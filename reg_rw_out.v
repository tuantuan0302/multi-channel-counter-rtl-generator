==> flow/design.v <==
module reg_rw(
clk,
xrst,
cs,
rw,
addr,
wdata,
rdata,
en8_0,
ld8_0,
val8_0,
cnt8_0,
en8_1,
ld8_1,
val8_1,
cnt8_1,
en8_2,
ld8_2,
val8_2,
cnt8_2,
en8_3,
ld8_3,
val8_3,
cnt8_3,
en8_4,
ld8_4,
val8_4,
cnt8_4,
en8_5,
ld8_5,
val8_5,
cnt8_5,
en32_0,
cnt32_0,
en32_1,
cnt32_1,
en32_2,
cnt32_2,
en32_3,
cnt32_3
);
input	clk;
input	xrst;
input	cs;
input	rw;
input	[7:0]	addr;
input	[31:0]	wdata;
input	[7:0]	cnt8_0;
input	[7:0]	cnt8_1;
input	[7:0]	cnt8_2;
input	[7:0]	cnt8_3;
input	[7:0]	cnt8_4;
input	[7:0]	cnt8_5;
input	[31:0]	cnt32_0;
input	[31:0]	cnt32_1;
input	[31:0]	cnt32_2;
input	[31:0]	cnt32_3;
output	[31:0]	rdata;
output	en8_0;
output	ld8_0;
output	[7:0]	val8_0;
output	en8_1;
output	ld8_1;
output	[7:0]	val8_1;
output	en8_2;
output	ld8_2;
output	[7:0]	val8_2;
output	en8_3;
output	ld8_3;
output	[7:0]	val8_3;
output	en8_4;
output	ld8_4;
output	[7:0]	val8_4;
output	en8_5;
output	ld8_5;
output	[7:0]	val8_5;
output	en32_0;
output	en32_1;
output	en32_2;
output	en32_3;
reg	[31:0]	reg00;
reg	[31:0]	reg01;
reg	[31:0]	reg02;
reg	[31:0]	reg03;
reg	[31:0]	reg04;
wire	[31:0]	reg10;
wire	[31:0]	reg11;
wire	[31:0]	reg20;
wire	[31:0]	reg21;
wire	[31:0]	reg22;
wire	[31:0]	reg23;
wire	w00;
wire	w01;
wire	w02;
wire	w03;
wire	w04;
wire	r00;
wire	r01;
wire	r02;
wire	r03;
wire	r04;
wire	r10;
wire	r11;
wire	r20;
wire	r21;
wire	r22;
wire	r23;
assign	w00 = cs&rw&(addr==8'h00);
assign	w01 = cs&rw&(addr==8'h01);
assign	w02 = cs&rw&(addr==8'h02);
assign	w03 = cs&rw&(addr==8'h03);
assign	w04 = cs&rw&(addr==8'h04);
assign	r00 = cs&~rw&(addr==8'h00);
assign	r01 = cs&~rw&(addr==8'h01);
assign	r02 = cs&~rw&(addr==8'h02);
assign	r03 = cs&~rw&(addr==8'h03);
assign	r04 = cs&~rw&(addr==8'h04);
assign	r10 = cs&~rw&(addr==8'h10);
assign	r11 = cs&~rw&(addr==8'h11);
assign	r20 = cs&~rw&(addr==8'h20);
assign	r21 = cs&~rw&(addr==8'h21);
assign	r22 = cs&~rw&(addr==8'h22);
assign	r23 = cs&~rw&(addr==8'h23);
always @(posedge clk or negedge xrst)begin
	if(!xrst)begin
		reg00 <= 0;
		reg01 <= 0;
		reg02 <= 0;
		reg03 <= 0;
		reg04 <= 0;
	end
	else if(w00) reg00 <= {0,wdata[6-1:0]};
	else if(w01) reg01 <= {0,wdata[6-1:0]};
	else if(w02) reg02 <= {0,wdata[4-1:0]};
	else if(w03) reg03 <= {0,wdata[4*8-1:0]};
	else if(w04) reg04 <= {0,wdata[2*8-1:0]};
end
assign	en8_0 = reg00[0];
assign	ld8_0 = reg01[0];
assign	en8_1 = reg00[1];
assign	ld8_1 = reg01[1];
assign	en8_2 = reg00[2];
assign	ld8_2 = reg01[2];
assign	en8_3 = reg00[3];
assign	ld8_3 = reg01[3];
assign	en8_4 = reg00[4];
assign	ld8_4 = reg01[4];
assign	en8_5 = reg00[5];
assign	ld8_5 = reg01[5];
assign	en32_0 = reg02[0];
assign	en32_1 = reg02[1];
assign	en32_2 = reg02[2];
assign	en32_3 = reg02[3];
assign	{val8_3,val8_2,val8_1,val8_0}	= reg03[4*8-1:0];
assign	{val8_5,val8_4}	= reg04[2*8-1:0];
assign	reg10	= {0,cnt8_3,cnt8_2,cnt8_1,cnt8_0};
assign	reg11	= {0,cnt8_5,cnt8_4};
assign	reg20	= cnt32_0;
assign	reg21	= cnt32_1;
assign	reg22	= cnt32_2;
assign	reg23	= cnt32_3;
assign	rdata	= 
		  r00 ? reg00 :
		  r01 ? reg01 :
		  r02 ? reg02 :
		  r03 ? reg03 :
		  r04 ? reg04 :
		  r10 ? reg10 :
		  r11 ? reg11 :
		  r20 ? reg20 :
		  r21 ? reg21 :
		  r22 ? reg22 :
		  r23 ? reg23 :
			  0;
endmodule
# [From RTL to reports: reg_rw]
# The steps from the RTL of reg_rw to its reports follow in flow order.
# Lines are those of the file above, counted from 1.
# Cell names lack the library's common part.
# Not given: n/a
[setup] top_module="reg_rw" clock="clk" library="sky130hd" lib_corner="tt_025C_1v80"

# [Word level]
# Counts by Yosys on the flattened word-level netlist (proc, flatten, opt, wreduce; memories kept). Register bits leave out memories and registers merged into their read ports (data or address); mux counts leave out enables and synchronous resets folded into registers. Print and check cells are left out. Cells with the same type and inputs are merged into one.
[word_totals] output_inout_bits=96 register_bits=64 inputBits=220
[op_classes] n_eq=10 reduce_and_logical=5 mux=11 n_logic=23
[ops] operator="two-way mux 32 bit" count=11
[ops] operator="== test 8 x 6 -> 1 bit (second input constant)" count=4
[ops] operator="bitwise AND 1 bit" count=18
[ops] operator="== test 8 x 2 -> 1 bit (second input constant)" count=2
[ops] operator="== test 8 x 5 -> 1 bit (second input constant)" count=2
[ops] operator="== test 8 x 1 -> 1 bit (second input constant)" count=1
[ops] operator="== test 8 x 3 -> 1 bit (second input constant)" count=1
[ops] operator="zero test 8 bit" count=1
[ops] operator="inverter 1 bit" count=5
[ops] operator="AND reduction 5 bit" count=1
[ops] operator="AND reduction 4 bit" count=1
[ops] operator="AND reduction 3 bit" count=1
[ops] operator="AND reduction 2 bit" count=1

# [Logic depth]
# Depth = most cells in a row (Yosys ltp): at word level without a register or memory, in the mapped netlist without a sequential cell, where the memories' decode and read muxes count.
[logic_depth] depth_word=14 abc_area=0 depth_mapped=7 mapped_depth_nobuf=5

# [Synthesis result]
# The flow's flattened synthesis, as Yosys stat reports it; memories are mapped. The netlist is that of the ABC_AREA named above (0 if unset); the other value can give another one.
# The area totals of this step are shown rounded.
[mapped] synth_area_um2=4600 seqArea_um2=1600 cell_count=441 ffs=64
[types] type="dfrtp_1" count=64 type_area_um2=1.6E+03
[types] type="mux2_2" count=65 type_area_um2=731.952
[types] type="a22o_1" count=27 type_area_um2=236.477
[types] type="a221oi_1" count=26 type_area_um2=227.718
[types] type="mux4_2" count=10 type_area_um2=225.216
[types] type="a22oi_1" count=26 type_area_um2=195.187
[types] type="a21oi_1" count=22 type_area_um2=110.106
[types] type="nand2_1" count=27 type_area_um2=101.347
[types] type="o21ai_0" count=20 type_area_um2=100.096
[types] type="buf_2" count=16 type_area_um2=80.077
[types] type="mux2i_1" count=8 type_area_um2=80.077
[types] type="nand2b_1" count=9 type_area_um2=56.304
[types] type="nor2_1" count=15 type_area_um2=56.304
[types] type="buf_4" count=7 type_area_um2=52.55
[types] type="nor4_2" count=4 type_area_um2=50.048
[types] type="o21ai_1" count=10 type_area_um2=50.048
[types] type="nor2b_1" count=7 type_area_um2=43.792
[types] type="clkbuf_1" count=10 type_area_um2=37.536
# Other cell types: 33; their cells: 68.

# [Worst setup path after synthesis]
# OpenSTA on the mapped netlist: ideal clock, no wires. The path of least setup slack (recovery checks aside). Input and output delay are each 20% of the period. Register names are those of the netlist, which keeps one name where synthesis merged equal registers.
[synth_timing] path_type="input-to-output" start="input rw" end="output rdata[0]" arrival_time_ns=2.138 out_delay_ns=0.654 path_buffers=1 required_time_ns=2.616 driving_pins=6 path_slack_ns=0.478 clock_period_ns=3.27 launch_ns=0.654 delay_ns=1.484 synth_period_reached_ns=2.792
# "delay_ns" is the arrival time less input delay plus setup time.
# A path that ends at an output port has no setup time.
# "driving_pins" counts driving pins, that of a launching flip-flop among them; a cell with two outputs on the path counts twice.
# "synth_period_reached_ns" is the clock period less the worst setup slack; recovery checks do not enter. This is arithmetic on one report: input and output delays are still those of the set period (20% each).
# Between the ends stands the longest chain of elaborated cells between them, by number of cells; it is not shown to be the way that was timed. Of several equally long chains one is given.
# Each line given opens the expression or statement behind the cell; cells for indexed reads and writes are added by Yosys, which also makes memories of some case tables.
[synth_via] path_cell_list="or4b_4 or2_1 buf_6 nor2_4 a21oi_1 o32ai_1" elab_chain_len=14 cone_cells=24 cone_classes="mux: 11; logic: 13"
[synth_lines] item="start: declaration" line=45 text="input rw;"
[synth_lines] item="inverter 1 bit" line=123 text="assign r23 = cs&~rw&(addr==8'h23);"
[synth_lines] item="bitwise AND 1 bit (2 in a row)" line=123
[synth_lines] item="two-way mux 32 bit" line=173 text="r23 ? reg23 :"
[synth_lines] item="two-way mux 32 bit" line=172 text="r22 ? reg22 :"
[synth_lines] item="two-way mux 32 bit" line=171 text="r21 ? reg21 :"
[synth_lines] item="two-way mux 32 bit" line=170 text="r20 ? reg20 :"
[synth_lines] item="two-way mux 32 bit" line=169 text="r11 ? reg11 :"
[synth_lines] item="two-way mux 32 bit" line=168 text="r10 ? reg10 :"
[synth_lines] item="two-way mux 32 bit" line=167 text="r04 ? reg04 :"
[synth_lines] item="two-way mux 32 bit" line=166 text="r03 ? reg03 :"
[synth_lines] item="two-way mux 32 bit" line=165 text="r02 ? reg02 :"
[synth_lines] item="two-way mux 32 bit" line=164 text="r01 ? reg01 :"
[synth_lines] item="two-way mux 32 bit" line=163 text="r00 ? reg00 :"
[synth_lines] item="end: declaration" line=58 text="output [31:0] rdata;"

# [Path in the finished layout]
# From the final timing report of record 1: the path of least setup slack in the routed layout; clock arrival at registers is part of the times.
[layout_timing] path_type="input-to-output" start="input addr[6]" end="output rdata[3]" path_slack_ns=-0.11 driving_pins=8 path_buffers=3 launch_ns=0.53 out_delay_ns=0.53 arrival_time_ns=2.25 required_time_ns=2.14 clock_period_ns=2.67
# Between the ends stands the longest chain of elaborated cells between them, by number of cells; it is not shown to be the way that was timed. Of several equally long chains one is given.
[layout_via] path_cell_list="buf_8 or4b_4 or2_1 buf_8 nor2_4 a21oi_2 o32ai_2 buf_2" elab_chain_len=13 cone_cells=33 cone_classes="eq/ne: 10; mux: 11; logic: 11; reduce/logical: 1"
[layout_lines] item="start: declaration" line=46 text="input [7:0] addr;"
[layout_lines] item="== test 8 x 6 -> 1 bit" line=123 text="assign r23 = cs&~rw&(addr==8'h23);"
[layout_lines] item="bitwise AND 1 bit" line=123
[layout_lines] item="two-way mux 32 bit" line=173 text="r23 ? reg23 :"
[layout_lines] item="two-way mux 32 bit" line=172 text="r22 ? reg22 :"
[layout_lines] item="two-way mux 32 bit" line=171 text="r21 ? reg21 :"
[layout_lines] item="two-way mux 32 bit" line=170 text="r20 ? reg20 :"
[layout_lines] item="two-way mux 32 bit" line=169 text="r11 ? reg11 :"
[layout_lines] item="two-way mux 32 bit" line=168 text="r10 ? reg10 :"
[layout_lines] item="two-way mux 32 bit" line=167 text="r04 ? reg04 :"
[layout_lines] item="two-way mux 32 bit" line=166 text="r03 ? reg03 :"
[layout_lines] item="two-way mux 32 bit" line=165 text="r02 ? reg02 :"
[layout_lines] item="two-way mux 32 bit" line=164 text="r01 ? reg01 :"
[layout_lines] item="two-way mux 32 bit" line=163 text="r00 ? reg00 :"
[layout_lines] item="end: declaration" line=58 text="output [31:0] rdata;"

Subject: reg_rw on sky130hd, stored results

Hello all,

2 stored runs of reg_rw in the flow (synthesis by Yosys, layout by OpenROAD, sky130hd cells), in arbitrary order. Constraints: input delay and output delay 20% of the set period each, output load 0.01 pF.
"critical_path_time_ns": the worst setup path's part of the clock period (all of it between registers, 20% less for each end at a port) less its slack. A launch clock that arrives late makes it longer, a capture clock that arrives late makes it shorter.
Values from the reports are rounded here.

[flow] record 1: files
==> flow/run.sh <==
#!/bin/bash
# the make line also repeats the synthesis and layout settings of config.mk as NAME=value (left out here)
make -C /OpenROAD-flow-scripts/flow DESIGN_CONFIG=/design/flow/config.mk WORK_HOME=/design/flow/orfs CLKGATE_MAP_FILE= finish
==> flow/config.mk <==
export PLATFORM = sky130hd
export DESIGN_NAME = reg_rw
export DESIGN_NICKNAME = reg_rw
export VERILOG_FILES = /design/flow/design.v
export SDC_FILE = /design/flow/constraint.sdc
export NUM_CORES = 4
export LEC_CHECK = 0
export CAP_MARGIN = 5
export CELL_PAD_IN_SITES_DETAIL_PLACEMENT = 1
export CORE_ASPECT_RATIO = 0.82
export CORE_MARGIN = 10
export CORE_UTILIZATION = 16
export CTS_CLUSTER_SIZE = 34
export GPL_TIMING_DRIVEN = 0
export PLACE_DENSITY_LB_ADDON = 0.16
export SLEW_MARGIN = 20
export TNS_END_PERCENT = 40
==> flow/constraint.sdc <==
create_clock -name core_clock -period 2.67 [get_ports {clk}]
set_input_delay 0.5340 -clock core_clock [delete_from_list [all_inputs] [get_ports {clk}]]
set_output_delay 0.5340 -clock core_clock [all_outputs]
set_load 0.01 [all_outputs]

[flow] record 1: metrics
[metrics] total_die_area_um2 = 36000
[metrics] final_setup_ws_ns = -0.11
[metrics] total_negative_slack_ns = -0.97
[metrics] critical_path_time_ns = 1.72
[metrics] critical_path_type = input-to-output
[metrics] cell_area_final_um2 = 9100
[metrics] synthesis_area_um2 = 4600

[flow] record 2: files
==> flow/run.sh <==
#!/bin/bash
# the make line also repeats the synthesis and layout settings of config.mk as NAME=value (left out here)
make -C /OpenROAD-flow-scripts/flow DESIGN_CONFIG=/design/flow/config.mk WORK_HOME=/design/flow/orfs CLKGATE_MAP_FILE= finish
==> flow/config.mk <==
export PLATFORM = sky130hd
export DESIGN_NAME = reg_rw
export DESIGN_NICKNAME = reg_rw
export VERILOG_FILES = /design/flow/design.v
export SDC_FILE = /design/flow/constraint.sdc
export NUM_CORES = 4
export LEC_CHECK = 0
export CAP_MARGIN = 40
export CORE_ASPECT_RATIO = 2.0
export CORE_MARGIN = 2
export CORE_UTILIZATION = 22
export CTS_CLUSTER_DIAMETER = 124
export MIN_ROUTING_LAYER = met2
export SETUP_SLACK_MARGIN = 1.38
export SLEW_MARGIN = 30
export TNS_END_PERCENT = 75
==> flow/constraint.sdc <==
create_clock -name core_clock -period 4.92 [get_ports {clk}]
set_input_delay 0.9840 -clock core_clock [delete_from_list [all_inputs] [get_ports {clk}]]
set_output_delay 0.9840 -clock core_clock [all_outputs]
set_load 0.01 [all_outputs]

[flow] record 2: metrics
[metrics] total_die_area_um2 = 22000
[metrics] final_setup_ws_ns = 1.2
[metrics] total_negative_slack_ns = 0.000
[metrics] critical_path_time_ns = 1.74
[metrics] critical_path_type = input-to-output
[metrics] cell_area_final_um2 = 9100
[metrics] synthesis_area_um2 = 4600

Thanks
